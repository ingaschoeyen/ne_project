==> flow/design.v <==
module SLIF_unipolar_multi(i_in, clk, rst, VOUT, i_out);
  input [7:0] i_in;  
  input clk, rst;
  output reg signed [31:0] VOUT;  
  output reg i_out;  
  reg signed [31:0] v = 	32'h00000000;  
  reg signed [31:0] Vth = 	32'h0000fc93;  
  reg signed [31:0] leaky = 32'h00002000;  
  reg signed [31:0] w = 	32'h00002000;  
  integer n;
  reg signed [31:0] a;  
  parameter s0 = 8'h00;
  parameter s1 = 8'h01;
  parameter s2 = 8'h02;
  wire [7:0] p_s;
  reg [7:0] n_s;
  assign p_s = n_s;
  always @(posedge clk or negedge rst)
  begin
      if (!rst)
          n_s <= s0;
      else if (clk)
      begin
          case (p_s)
              s0: begin
                  i_out <= 1'b0;
                  n_s <= s1;
              end
              s1: begin
                  a = 32'h00000000;
                  for (n = 0; n < 8; n++)
                  begin
                      a = a + (i_in[n] * w);
                  end
                  if (a > 0)
                  begin
                      v <= v + a;
                  end
                  else if (v > 0)
                  begin
                      v <= v - leaky;
                      if (v < 0)
                      begin
                          v <= 32'h00000000;
                      end
                  end
                  VOUT <= v;
                  if (v >= Vth)
                  begin
                      n_s <= s2;
                  end
              end
              s2: begin
                  v <= 32'h00000000;
                  VOUT <= 32'h00000000;
                  i_out <= 1'b1;
                  n_s <= s0;
              end
          endcase
      end
  end
endmodule
# From RTL to reports: SLIF_unipolar_multi
# The steps from the RTL of SLIF_unipolar_multi to its reports follow in flow order.
# Lines are those of the file above, counted from 1.
# Operators carry their Yosys type and port widths (W data, S select, Z words).
# Library cell names are shortened.
# The mark -- stands for no value.
# design
top_module	SLIF_unipolar_multi
clock	clk
cell_library	sky130hd
lib_corner	tt_025C_1v80

# Word level
# Counts by Yosys on the flattened word-level netlist (proc, flatten, opt, wreduce; memories kept). Register bits leave out memories and registers merged into their read ports (data or address). Print and check cells are left out. Cells with the same type and inputs are merged into one.
# classes
addsub	9
compare	4
equal	4
mux	8
reduce_and_logical	8
# ops
op	count
$pmux W32 S2	2
$mux W32	3
$gt A32 B1 Y1 const B	1
$lt A32 B1 Y1 const B	1
$sub A32 B15 Y32 const B	1
$ge A32 B17 Y1 const B	1
$add A32 B22 Y32	1
$pmux W8 S3	1
$add A20 B14 Y21	1
$gt A21 B1 Y1 const B	1
$add A19 B14 Y20	1
$add A18 B14 Y19	1
$add A17 B14 Y18	1
$add A16 B14 Y17	1
$add A15 B14 Y16	1
$add A14 B14 Y15	1
$eq A8 B1 Y1 const B	1
$eq A8 B2 Y1 const B	1
$logic_not A8 Y1	1
$mux W8	1
$reduce_and A2 Y1	3
$reduce_bool A2 Y1	2
$ne A3 B3 Y1 const B	1
$reduce_and A3 Y1	1
$reduce_bool A3 Y1	1
$ne A2 B2 Y1 const B	1
$pmux W1 S2	1
# word_totals
register_bits	73
elab_cells	37

# Logic depth
# Longest topological path by Yosys (ltp), each cell counted once; first at word level (registers and memories cut), then after technology mapping (sequential cells cut; the memories' decode and read muxes count).
# depth
depth_word	10
abc_area	0
ltp_mapped	14

# Synthesis result
# Source: synth_stat.txt of the flow (Yosys; design flattened, memories mapped). It holds for the ABC_AREA given above (unset counts as 0); a run with the other value may have another netlist.
# The area totals of this step are shown rounded.
# mapped
mapped_cells	335
yosys_area_mm2	0.00378
ff_cells	68
n_buf	21
# by_type
type	count
edfxtp_1	65
nor2b_1	32
ha_1	9
fa_1	5
a21oi_1	19
and2_1	15
nor3_1	17
nor2_1	21
nand2_1	16
nor4_1	9
clkbuf_1	14
a31oi_1	8
dfrtp_1	2
xnor2_1	5
inv_1	11
o21ai_0	8
or4_1	5
buf_6	3
# Not listed: further types 40, cells in them 71.

# Timing after synthesis
# Path of least setup slack by OpenSTA after synthesis, without wires, with an ideal clock, recovery checks aside; 20% of the period is set as input and as output delay. Where synthesis merged equal registers, the netlist keeps one of their names.
# synth_timing
path_kind	input port to flip-flop
start	input i_in[3]
end	register v[0]
period_ps	4610
in_delay_ps	922
setup_time_ps	394
arrival_time_ps	4208
required_ps	4216
slack_ps	8
path_delay_ps	3680
path_stages	11
synth_period_reached_ps	4602
# "path_delay_ps" = arrival - input delay + setup time.
# "path_stages": output pins that drive a net of the path, with the launching flip-flop's if there is one; two outputs of one cell count as two.
# "synth_period_reached_ps" is the clock period less the worst setup slack; recovery checks do not enter. This is arithmetic on one report: input and output delays are still those of the set period (20% each).
# The rows between start and end are the longest chain of elaborated cells between them; the timing report does not say that the signal goes this way. Where chains are equally long, one stands for them.
# A line is the first line of the expression or statement that the cell stems from. Yosys adds cells for indexed reads and writes and turns some case tables into memories.
# A register here has more assigning lines than the two given.
# Only ways into the end's enable, where the timed path ends, are counted here.
# synth_via
cell_sequence	fa_1 > ha_1 > fa_1 > inv_1 > fa_1 > inv_1 > ha_1 > or4b_1 > buf_6 > buf_6 > o31a_1
elab_chain_len	8
cells_between	8
cone_lines	2
# synth_rtl
item	line	text
start, declared	2	input [7:0] i_in;
$add A16 B14 Y17	33	a = a + (i_in[n] * w);
$add A17 B14 Y18	33
$add A18 B14 Y19	33
$add A19 B14 Y20	33
$add A20 B14 Y21	33
$gt A21 B1 Y1	35	if (a > 0)
$ne A3 B3 Y1	--
$reduce_and A3 Y1	--
end, assigned	37	v <= v + a;
end, assigned	41	v <= v - leaky;
end, declared	6	reg signed [31:0] v = 32'h00000000;

# Worst path after layout
# Path of least setup slack in the final report of run A (OpenROAD, finished layout, wires in). Where an end is a register, its clock arrival counts in the times.
# The report prints the path's times to 10 ps; the period is as set.
# layout_timing
path_kind	input port to flip-flop
start	input i_in[3]
end	register v[19]
period_ps	7550
in_delay_ps	1510
setup_time_ps	150
arrival_time_ps	5710
required_ps	7750
slack_ps	2040
path_stages	13
# The rows between start and end are the longest chain of elaborated cells between them; the timing report does not say that the signal goes this way. Where chains are equally long, one stands for them.
# A register here has more assigning lines than the two given.
# The path ends at the data pin of a flip-flop with enable; ways to the enable are not counted.
# layout_via
cell_sequence	clkdlybuf4s50_1 > fa_1 > ha_1 > fa_1 > inv_1 > fa_1 > inv_1 > ha_1 > or4b_1 > or4_1 > a31oi_1 > a31oi_1 > a21oi_1
elab_chain_len	8
cells_between	9
cone_lines	4
# layout_rtl
item	line	text
start, declared	2	input [7:0] i_in;
$add A16 B14 Y17	33	a = a + (i_in[n] * w);
$add A17 B14 Y18	33
$add A18 B14 Y19	33
$add A19 B14 Y20	33
$add A20 B14 Y21	33
$add A32 B22 Y32	37	v <= v + a;
$mux W32	35	if (a > 0)
$pmux W32 S2	24	case (p_s)
end, assigned	37
end, assigned	41	v <= v - leaky;
end, declared	6	reg signed [31:0] v = 32'h00000000;

# 2 stored runs of SLIF_unipolar_multi in the flow (synthesis by Yosys, layout by OpenROAD, sky130hd cells), in arbitrary order. Constraints: input delay and output delay 20% of the set period each, output load 0.01 pF.
# "worst_path_ps": the worst setup path's part of the clock period (all of it between registers, 20% less for each end at a port) less its slack. A launch clock that arrives late makes it longer, a capture clock that arrives late makes it shorter.
# "worst_path_ps" is given in steps of 10 ps.
# Results are given in rounded form.
# Among the settings, n/a means not set for that run.
# Among the results, n/a means that no value is shown for the run.
item,run A,run B
period_ns,7.55,2.96
CORE_UTILIZATION,47,68
PLACE_DENSITY_LB_ADDON,0.01,n/a
CORE_ASPECT_RATIO,1.38,n/a
CORE_MARGIN,3,8
GPL_TIMING_DRIVEN,1,n/a
CTS_CLUSTER_SIZE,46,n/a
SLEW_MARGIN,25,20
CAP_MARGIN,20,25
SETUP_SLACK_MARGIN,n/a,0.44
HOLD_SLACK_MARGIN,n/a,0.26
die_mm2,0.00917,n/a
worst_path_ps,4000,n/a
worst_path_kind,input port to flip-flop,n/a
fin_tns_ps,0,n/a
layout_utilization_frac,0.579,n/a
cell_area_final_mm2,0.00442,n/a
post_synth_area_mm2,0.00378,n/a
holdWs_ps,532,n/a
setup_ws_ps,2040,n/a
# Run B: not finished: routing ended with error DPL-0033
